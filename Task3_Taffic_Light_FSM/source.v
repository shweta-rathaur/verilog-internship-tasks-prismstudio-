==> flow/design.v <==
`timescale 1ns / 1ps
module Mealey_traffic(
 input clock,
 input reset,
 output reg [1:0] Highway,
 output reg [1:0] Cityroad,
 input [2:0] carCount
     );
  parameter [1:0]
   red = 2'b00,
   yellow = 2'b01,
   green = 2'b10;
  parameter [1:0]
   HG_CR = 2'b00,
   HY_CR = 2'b01,
   HR_CG = 2'b10,
   HR_CY = 2'b11;
   reg [1:0] curr_state;
   reg [1:0] next_state;
   reg [1:0] yellowCount;
   reg [3:0] cityGreen;
   always @(*)
    begin
     case(curr_state)
      HG_CR : begin
               Highway = green;
               Cityroad = red;
              end
      HY_CR : begin
               Highway = yellow;
               Cityroad = red;
              end
      HR_CG : begin
               Highway = red;
               Cityroad = green;
              end
      HR_CY : begin
               Highway = red;
               Cityroad = yellow;
              end
      default : begin
                 Highway = green;
                 Cityroad = red;
                end
     endcase
    end
    always @(*)
     begin
      case(curr_state)
       HG_CR : begin
                next_state = (carCount==5) ? HY_CR : HG_CR;
               end
       HY_CR : begin
                if(yellowCount==2)
                  next_state = HR_CG;
                else
                 next_state = HY_CR;
               end
       HR_CG : begin
                if(cityGreen==10)
                  next_state = HR_CY;
                else
                 next_state = HR_CG;
               end
       HR_CY : begin
                if(yellowCount==2)
                  next_state = HG_CR;
                else
                 next_state = HR_CY;
               end
       default : begin
                  next_state = HG_CR;
                 end
      endcase
     end
    always @(posedge clock or posedge reset)
     begin
      if(reset)
       begin
        yellowCount <= 0;
        cityGreen <= 0;
        curr_state <= HG_CR;
       end 
      else
       begin
       curr_state <= next_state;
         if(curr_state == HY_CR   ||  curr_state == HR_CY)
          begin
          if(yellowCount == 2)
            yellowCount <= 0;
          else
           yellowCount <= yellowCount + 1;
          end
         else 
          yellowCount <= 0;
         if(curr_state == HR_CG)
          begin
           if(cityGreen == 10 )
            cityGreen <= 0;
           else
           cityGreen <= cityGreen + 1;
          end
         else
          cityGreen <= 0;
       end
     end
endmodule
## Step by step through the tools: Mealey_traffic

What the tools print for Mealey_traffic, step after step.
Lines are those of the file above, counted from 1.
Operators carry their Yosys type and port widths (W data, S select, Z words).
Cell names lack the library's common part.
A cell with n/a has no value.

- Top: Mealey_traffic
- Clock input: clock
- Library: sky130hd
- Timing corner: tt_025C_1v80

## Elaborated design

Source: Yosys, flattened and elaborated, memories not mapped. Widths are those after wreduce; folded enables and synchronous resets count as part of the registers. Registers that Yosys merges into a memory's read port (data or address) are not register bits. Print and check cells do not count. Equal cells are merged and count once.

- Flip-flop bits (word level): 8
- Input port bits: 5
- Output and inout port bits: 4
- Word-level cells: 26

- $add $sub $neg: 2
- Equality and inequality tests: 6
- Multiplexer cells: 11
- Reduce/logical cells: 4

Operators by type and width:

| operator | count |
|---|---|
| $pmux W2 S3 | 2 |
| $pmux W2 S4 | 1 |
| $mux W4 | 2 |
| $mux W2 | 4 |
| $eq A2 B2 Y1 const B | 3 |
| $reduce_or A2 Y1 | 2 |
| $add A4 B1 Y4 const B | 1 |
| $eq A4 B4 Y1 const B | 1 |
| $eq A3 B3 Y1 const B | 1 |
| $add A2 B1 Y2 const B | 1 |
| $eq A2 B1 Y1 const B | 1 |
| $logic_not A2 Y1 | 1 |
| $mux W1 | 2 |
| $logic_or A1 B1 Y1 | 1 |

## Depth

Depth = most cells in a row (Yosys ltp): at word level without a register or memory, in the mapped netlist without a sequential cell, where the memories' decode and read muxes count.

- Depth after elaboration: 3
- ABC_AREA: 1
- Mapped depth: 5
- Depth with buffers taken out: 5

## Mapped cells and area

Source: synth_stat.txt of the flow (Yosys; design flattened, memories mapped). It holds for the ABC_AREA given above (unset counts as 0); a run with the other value may have another netlist.
The area totals of this step are shown rounded.

- Standard cells after synthesis: 47
- Cell area after synthesis: 439.2 um^2
- Sequential part of the area: 251.5 um^2
- Mapped flip-flops: 10
- Buffers: 3

Cell types:

| type | count | area in all (um^2) |
|---|---|---|
| dfrtp_1 | 9 | 225.216 |
| inv_1 | 10 | 37.536 |
| dfstp_2 | 1 | 26.275 |
| ha_1 | 2 | 25.024 |
| nor2_1 | 6 | 22.522 |
| nor3_1 | 3 | 15.014 |
| o22ai_1 | 2 | 12.512 |
| clkbuf_1 | 3 | 11.261 |
| nand2_1 | 3 | 11.261 |
| nand3_1 | 2 | 10.01 |
| nand3_2 | 1 | 10.01 |
| o21ai_0 | 2 | 10.01 |
| xnor2_1 | 1 | 8.758 |
| nand3b_1 | 1 | 7.507 |
| nand2_2 | 1 | 6.256 |

## Worst setup path after synthesis

Source: OpenSTA report_checks on the synthesized netlist (no wires, ideal clock, input and output delay 20% of the period each), path of least setup slack; recovery checks are left aside. Register names are those of the netlist, which keeps one name where synthesis merged equal registers.

- Path kind: register to output
- Start: register curr_state
- End: output port Highway[1]
- Period: 1740 ps
- Time at the first pin: 0 ps
- Data arrival time: 708 ps
- Data required time: 1392 ps
- Path slack: 684 ps
- Path delay: 708 ps
- Stages: 2
- Synthesis period reached: 1056 ps

"path delay" = arrival - input delay + setup time.
A path that ends at an output port has no setup time.
"stages" counts driving pins, that of a launching flip-flop among them; a cell with two outputs on the path counts twice.
"synthesis period reached" is the clock period less the worst setup slack; recovery checks do not enter. This is arithmetic on one report: input and output delays are still those of the set period (20% each).
Where an end lacks its bit number, it is one bit of the signal, or one of the new flip-flops if synthesis recoded a state register.

- Path through: dfrtp_1 -> nor3_1

Ends and longest elaborated chain, post-synthesis:

| item | line | text |
|---|---|---|
| start, declared | 18 | `reg [1:0] curr_state;` |
| start, assigned | 82 | `curr_state <= HG_CR;` |
| start, assigned | 86 | `curr_state <= next_state;` |
| end, declared | 5 | `output reg [1:0] Highway,` |

No chain of elaborated cells between the ends is given.

## Timing after layout

From the final timing report of flow run B: the path of least setup slack in the routed layout; clock arrival at registers is part of the times.
The report prints the path's times to 10 ps; the period is as set.

- Path kind: register to output
- Start: register curr_state
- End: output port Highway[1]
- Period: 924 ps
- Time at the first pin: 240 ps
- Data arrival time: 930 ps
- Data required time: 740 ps
- Path slack: -190 ps
- Stages: 3

Where an end lacks its bit number, it is one bit of the signal, or one of the new flip-flops if synthesis recoded a state register.
Between the ends stands the longest chain of elaborated cells between them, by number of cells; it is not shown to be the way that was timed. Of several equally long chains one is given.
Each line given opens the expression or statement behind the cell; cells for indexed reads and writes are added by Yosys, which also makes memories of some case tables.

- Path through: dfrtp_1 -> nor3_1 -> buf_2
- Length of the longest elaborated chain: 3
- Elaborated cells between the ends (all ways): 6
- Those cells by class: eq/ne (3); mux (1); reduce/logical (2)

Ends and longest elaborated chain, post-layout:

| item | line | text |
|---|---|---|
| start, declared | 18 | `reg [1:0] curr_state;` |
| start, assigned | 82 | `curr_state <= HG_CR;` |
| start, assigned | 86 | `curr_state <= next_state;` |
| $eq A2 B2 Y1 | 24 | `case(curr_state)` |
| $reduce_or A2 Y1 | n/a |  |
| $pmux W2 S3 | 24 |  |
| end, declared | 5 | `output reg [1:0] Highway,` |

Record of 2 stored runs of the RTL-to-layout flow on Mealey_traffic, platform sky130hd. The runs are unordered. Constraints: input delay and output delay 20% of the set period each, output load 0.01 pF.
"allowed time less slack (worst setup path)" means the part of the period allowed to the worst setup path (the constraints hold back 20% at inputs and 20% at outputs) less its slack; where the path has registers, the arrival times of their clocks count too.
"power": no workload was simulated; the value follows from the tool's default switching activity.
"allowed time less slack (worst setup path)" is given in steps of 10 ps.
Measured values are rounded.

### Flow run A

Settings: `period_ns=2.04`, `CORE_UTILIZATION=63`, `PLACE_DENSITY_LB_ADDON=0.27`, `ABC_AREA=1`, `GPL_TIMING_DRIVEN=0`, `SLEW_MARGIN=0`, `CAP_MARGIN=20`, `CORE_MARGIN=2`

Not finished: floorplanning ended with error PDN-0185.

### Flow run B

Settings: `period_ns=0.924`, `CORE_UTILIZATION=17`, `SETUP_SLACK_MARGIN=-0.0`, `PLACE_DENSITY_LB_ADDON=0.03`, `CORE_ASPECT_RATIO=1.59`, `CELL_PAD_IN_SITES_GLOBAL_PLACEMENT=1`, `ABC_AREA=1`, `SLEW_MARGIN=15`, `CAP_MARGIN=20`, `CORE_MARGIN=2`

- Standard-cell area after layout: 739.5 um^2
- Netlist area reported by Yosys: 439.2 um^2
- Lowest setup slack: -192 ps
- Allowed time less slack (worst setup path): 930 ps
- Kind of the worst setup path: register to output
- Die footprint: 3017 um^2
- Power: 0.002406 W
